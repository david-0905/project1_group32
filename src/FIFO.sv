==> flow/design.v <==
`timescale 1ns/1ps
module FIFO(
  input logic clk,
  input logic rstN,
  input logic write_en,
  input logic read_en,
  input logic [3:0] write_data,
  output logic [3:0] read_data,
  output logic full,
  output logic empty
);
parameter DEPTH = 4;
parameter ADDR_WIDTH = $clog2(DEPTH);
logic [3:0] mem [DEPTH-1:0];
logic [ADDR_WIDTH:0] write_ptr, read_ptr;
logic [ADDR_WIDTH-1:0] true_write_ptr, true_read_ptr;
logic msb_write_ptr, msb_read_ptr;
logic rd_wr_same_empty, rd_wr_same_full;
assign {msb_write_ptr, true_write_ptr} = write_ptr;
assign {msb_read_ptr, true_read_ptr} = read_ptr;
always_ff@(posedge clk or negedge rstN) begin
  if(!rstN) begin
    read_ptr <= '0;
  end else if(read_en && (!empty || write_en)) begin
    read_ptr <= read_ptr + 1;
  end
end
assign rd_wr_same_full = (read_en && write_en && full );  
assign rd_wr_same_empty = (read_en && write_en && empty);
assign read_data = (!rd_wr_same_empty)? mem[true_read_ptr] : write_data;
always_ff@(posedge clk or negedge rstN) begin
  if(!rstN) begin
    write_ptr <= 'd0;  
    for(int i = 0; i < DEPTH; i++) begin
      mem[i] <= 4'd0;
    end 
  end else if(write_en && (!full || read_en)) begin
    write_ptr <= write_ptr + 1;
    mem[true_write_ptr] <= write_data;
  end
end
assign full = (msb_write_ptr != msb_read_ptr) && (true_write_ptr == true_read_ptr);
assign empty = (write_ptr == read_ptr);
endmodule
## Tool chain data of FIFO

Tool output for the design above, in the order of the flow.
Lines are those of the file above, counted from 1.
Operators: Yosys type, input widths -> output width; for muxes data width and select width s.
Cell names lack the library's common part.
Not given: n/a

- Top module: FIFO
- Clock port: clk
- Cell library: sky130hd
- Timing corner: tt_025C_1v80

## Elaborated design

Source: Yosys, flattened and elaborated. Widths are those after wreduce. Registers that Yosys merges into a memory's read port (data or address) are not register bits. Print and check cells do not count. Equal cells are merged and count once.

- Bits in registers: 22
- Bits in latches: 0
- Bits in writable memories: 0
- Memory bits (read-only): 0
- Clocked read ports x word width: 0
- Memory cells: 0
- Input bits: 8
- Output and inout bits: 6
- Cells after elaboration: 34

- $add $sub $neg: 2
- $mul: 0
- Divide/modulo/power cells: 0
- Order comparisons: 0
- Eq/ne operators: 9
- Shifts and indexed selects: 0
- Muxes and demuxes: 2
- Bitwise logic cells: 0
- Reduce/logical cells: 15

Operator list:

| kind | count |
|---|---|
| $pmux 4 s4 | 1 |
| $eq 2x2->1 const B | 4 |
| $reduce_and 2->1 | 4 |
| $add 3x1->3 const B | 2 |
| $logic_and 1x1->1 | 5 |
| $eq 2x1->1 const B | 2 |
| $logic_not 2->1 | 2 |
| $mux 4 | 1 |
| $eq 3x3->1 | 1 |
| $logic_or 1x1->1 | 2 |
| $logic_not 1->1 | 2 |
| $eq 2x2->1 | 1 |
| $ne 1x1->1 | 1 |

## Logic depth

Yosys ltp: most cells in a row. Word level: on the elaborated netlist, between registers, memories and ports. Mapped: between sequential cells and ports; inverters and the memories' decode and read muxes count.

- Word-level depth: 6
- ABC_AREA: 1
- Mapped depth: 8
- Depth with buffers taken out: 8

## Synthesis result

Yosys stat after the flow's synthesis: flattened, memories mapped to cells. It holds for the ABC_AREA given above (unset counts as 0); a run with the other value may have another netlist.

- Cells in the netlist: 161
- Mapped area: 1,290.0 µm²
- Sequential area: 550.5 µm²
- Flip-flop cells: 22
- Buffer cells: 5

Cells by type:

| type | count | area in all (µm²) |
|---|---|---|
| dfrtp_1 | 22 | 550.528 |
| nand2_1 | 62 | 232.723 |
| nand4_1 | 17 | 106.352 |
| ha_1 | 8 | 100.096 |
| nand3_1 | 17 | 85.082 |
| o21ai_0 | 8 | 40.038 |
| inv_1 | 10 | 37.536 |
| buf_6 | 2 | 22.522 |
| nand4_4 | 1 | 21.27 |
| a21oi_1 | 4 | 20.019 |
| xnor2_2 | 1 | 16.266 |
| nand2_4 | 1 | 11.261 |
| nor2_4 | 1 | 11.261 |
| xor2_1 | 1 | 8.758 |
| nor2_1 | 2 | 7.507 |
| nand2_2 | 1 | 6.256 |
| buf_2 | 1 | 5.005 |
| buf_1 | 1 | 3.754 |
| clkbuf_1 | 1 | 3.754 |

## Path before layout

Path of least setup slack by OpenSTA after synthesis, without wires, with an ideal clock, recovery checks aside; 20% of the period is set as input and as output delay. Where synthesis merged equal registers, the netlist keeps one of their names.

- Kind: input-to-output
- Start point: in write_en
- End point: out read_data[0]
- Clock period: 2.93 ns
- Input delay: 0.586 ns
- Output delay: 0.586 ns
- Launch time at the first pin: 0.586 ns
- Arrival time: 1.318 ns
- Data required time: 2.344 ns
- Slack: 1.026 ns
- Delay of the path: 0.732 ns
- Stages: 5
- Buffers on the path: 1
- Synthesis period reached: 1.904 ns

"delay of the path" = arrival - input delay + setup time.
At an output port there is no setup time.
"stages" counts driving pins, that of a launching flip-flop among them; a cell with two outputs on the path counts twice.
"synthesis period reached" = period - worst setup slack (recovery checks aside). The figure is calculated, with input and output delays left at 20% of the set period.
The rows between start and end are the longest chain of elaborated cells between them; the timing report does not say that the signal goes this way. Where chains are equally long, one stands for them.
Each line given opens the expression or statement behind the cell; cells for indexed reads and writes are added by Yosys, which also makes memories of some case tables.

- Cells stage by stage: clkbuf_1 -> nand2_1 -> nor2_4 -> nand2_1 -> o21ai_0
- Length of the longest elaborated chain: 3
- Elaborated cells on any way between the ends: 3
- Those cells by class: 1 x mux; 2 x reduce/logical

Ends and longest elaborated chain, post-synthesis:

| what | RTL line | RTL |
|---|---|---|
| start, declared | 5 | `input logic write_en,` |
| $logic_and 1x1->1 x2 | 29 | `assign rd_wr_same_empty = (read_en && write_en && empty);` |
| $mux 4 | 30 | `assign read_data = (!rd_wr_same_empty)? mem[true_read_ptr] : write_data;` |
| end, declared | 8 | `output logic [3:0] read_data,` |

## Timing after layout

From the final timing report of run A: the path of least setup slack in the routed layout; clock arrival at registers is part of the times.

- Kind: reg-to-output
- Start point: reg write_ptr[1]
- End point: out read_data[3]
- Clock period: 2.8 ns
- Output delay: 0.56 ns
- Launch time at the first pin: 0.29 ns
- Arrival time: 2.11 ns
- Data required time: 2.24 ns
- Slack: 0.13 ns
- Stages: 9
- Buffers on the path: 1

The rows between start and end are the longest chain of elaborated cells between them; the timing report does not say that the signal goes this way. Where chains are equally long, one stands for them.

- Cells stage by stage: dfrtp_1 -> inv_1 -> nand2_1 -> nand2_1 -> nand3_1 -> nor2_4 -> nand2_1 -> o21ai_0 -> clkdlybuf4s50_1
- Length of the longest elaborated chain: 3
- Elaborated cells on any way between the ends: 3
- Source lines of those cells: 3
- Those cells by class: 1 x eq/ne; 1 x mux; 1 x reduce/logical

Ends and longest elaborated chain, post-layout:

| what | RTL line | RTL |
|---|---|---|
| start, declared | 15 | `logic [ADDR_WIDTH:0] write_ptr, read_ptr;` |
| start, assigned | 33 | `write_ptr <= 'd0;` |
| start, assigned | 38 | `write_ptr <= write_ptr + 1;` |
| $eq 3x3->1 | 43 | `assign empty = (write_ptr == read_ptr);` |
| $logic_and 1x1->1 | 29 | `assign rd_wr_same_empty = (read_en && write_en && empty);` |
| $mux 4 | 30 | `assign read_data = (!rd_wr_same_empty)? mem[true_read_ptr] : write_data;` |
| end, declared | 8 | `output logic [3:0] read_data,` |

2 stored runs of FIFO in the flow (synthesis by Yosys, layout by OpenROAD, sky130hd cells), in arbitrary order. Constraints: input delay and output delay 20% of the set period each, output load 0.01 pF.
"reached clock period": clock period set for the run, less the worst setup slack. It is reckoned from that one timing run; input and output delays stay at 20% of the period that was set.
"time of the worst setup path": the worst setup path's part of the clock period (all of it between registers, 20% less for each end at a port) less its slack. A launch clock that arrives late makes it longer, a capture clock that arrives late makes it shorter.
"overall power": no workload was simulated; the value follows from the tool's default switching activity.

### Run A

Settings: `period_ns=2.8`, `CORE_UTILIZATION=61`, `PLACE_DENSITY=0.45`, `HOLD_SLACK_MARGIN=0.23`, `CORE_ASPECT_RATIO=1.43`, `CORE_MARGIN=6`, `CELL_PAD_IN_SITES_DETAIL_PLACEMENT=0`, `TNS_END_PERCENT=30`, `ABC_AREA=1`, `CTS_CLUSTER_DIAMETER=50`, `CAP_MARGIN=30`, `SLEW_MARGIN=20`

- Standard-cell area after layout: 1,465.2 µm²
- Post-layout utilization: 0.752
- Time of the worst setup path: 2.11 ns
- Worst setup path kind: reg-to-output
- Overall power: 1,586 uW
- Cell area after synthesis: 1,290.0 µm²
- Smallest setup slack: 0.133 ns
- Full die area: 3,380.0 µm²
- Reached clock period: 2.667 ns
- Total negative slack: 0.000 ns

### Run B

Settings: `period_ns=1.43`, `CORE_UTILIZATION=56`, `HOLD_SLACK_MARGIN=0.09`, `CORE_MARGIN=4`, `TNS_END_PERCENT=95`, `GPL_ROUTABILITY_DRIVEN=1`, `CTS_CLUSTER_SIZE=65`, `MAX_ROUTING_LAYER=met4`, `CAP_MARGIN=20`, `SLEW_MARGIN=20`

- Standard-cell area after layout: 2,104.5 µm²
- Post-layout utilization: 0.933
- Time of the worst setup path: 1.97 ns
- Worst setup path kind: reg-to-output
- Overall power: 6,140 uW
- Cell area after synthesis: 1,347.5 µm²
- Smallest setup slack: -0.823 ns
- Full die area: 3,255.3 µm²
- Reached clock period: 2.253 ns
- Total negative slack: -13.458 ns
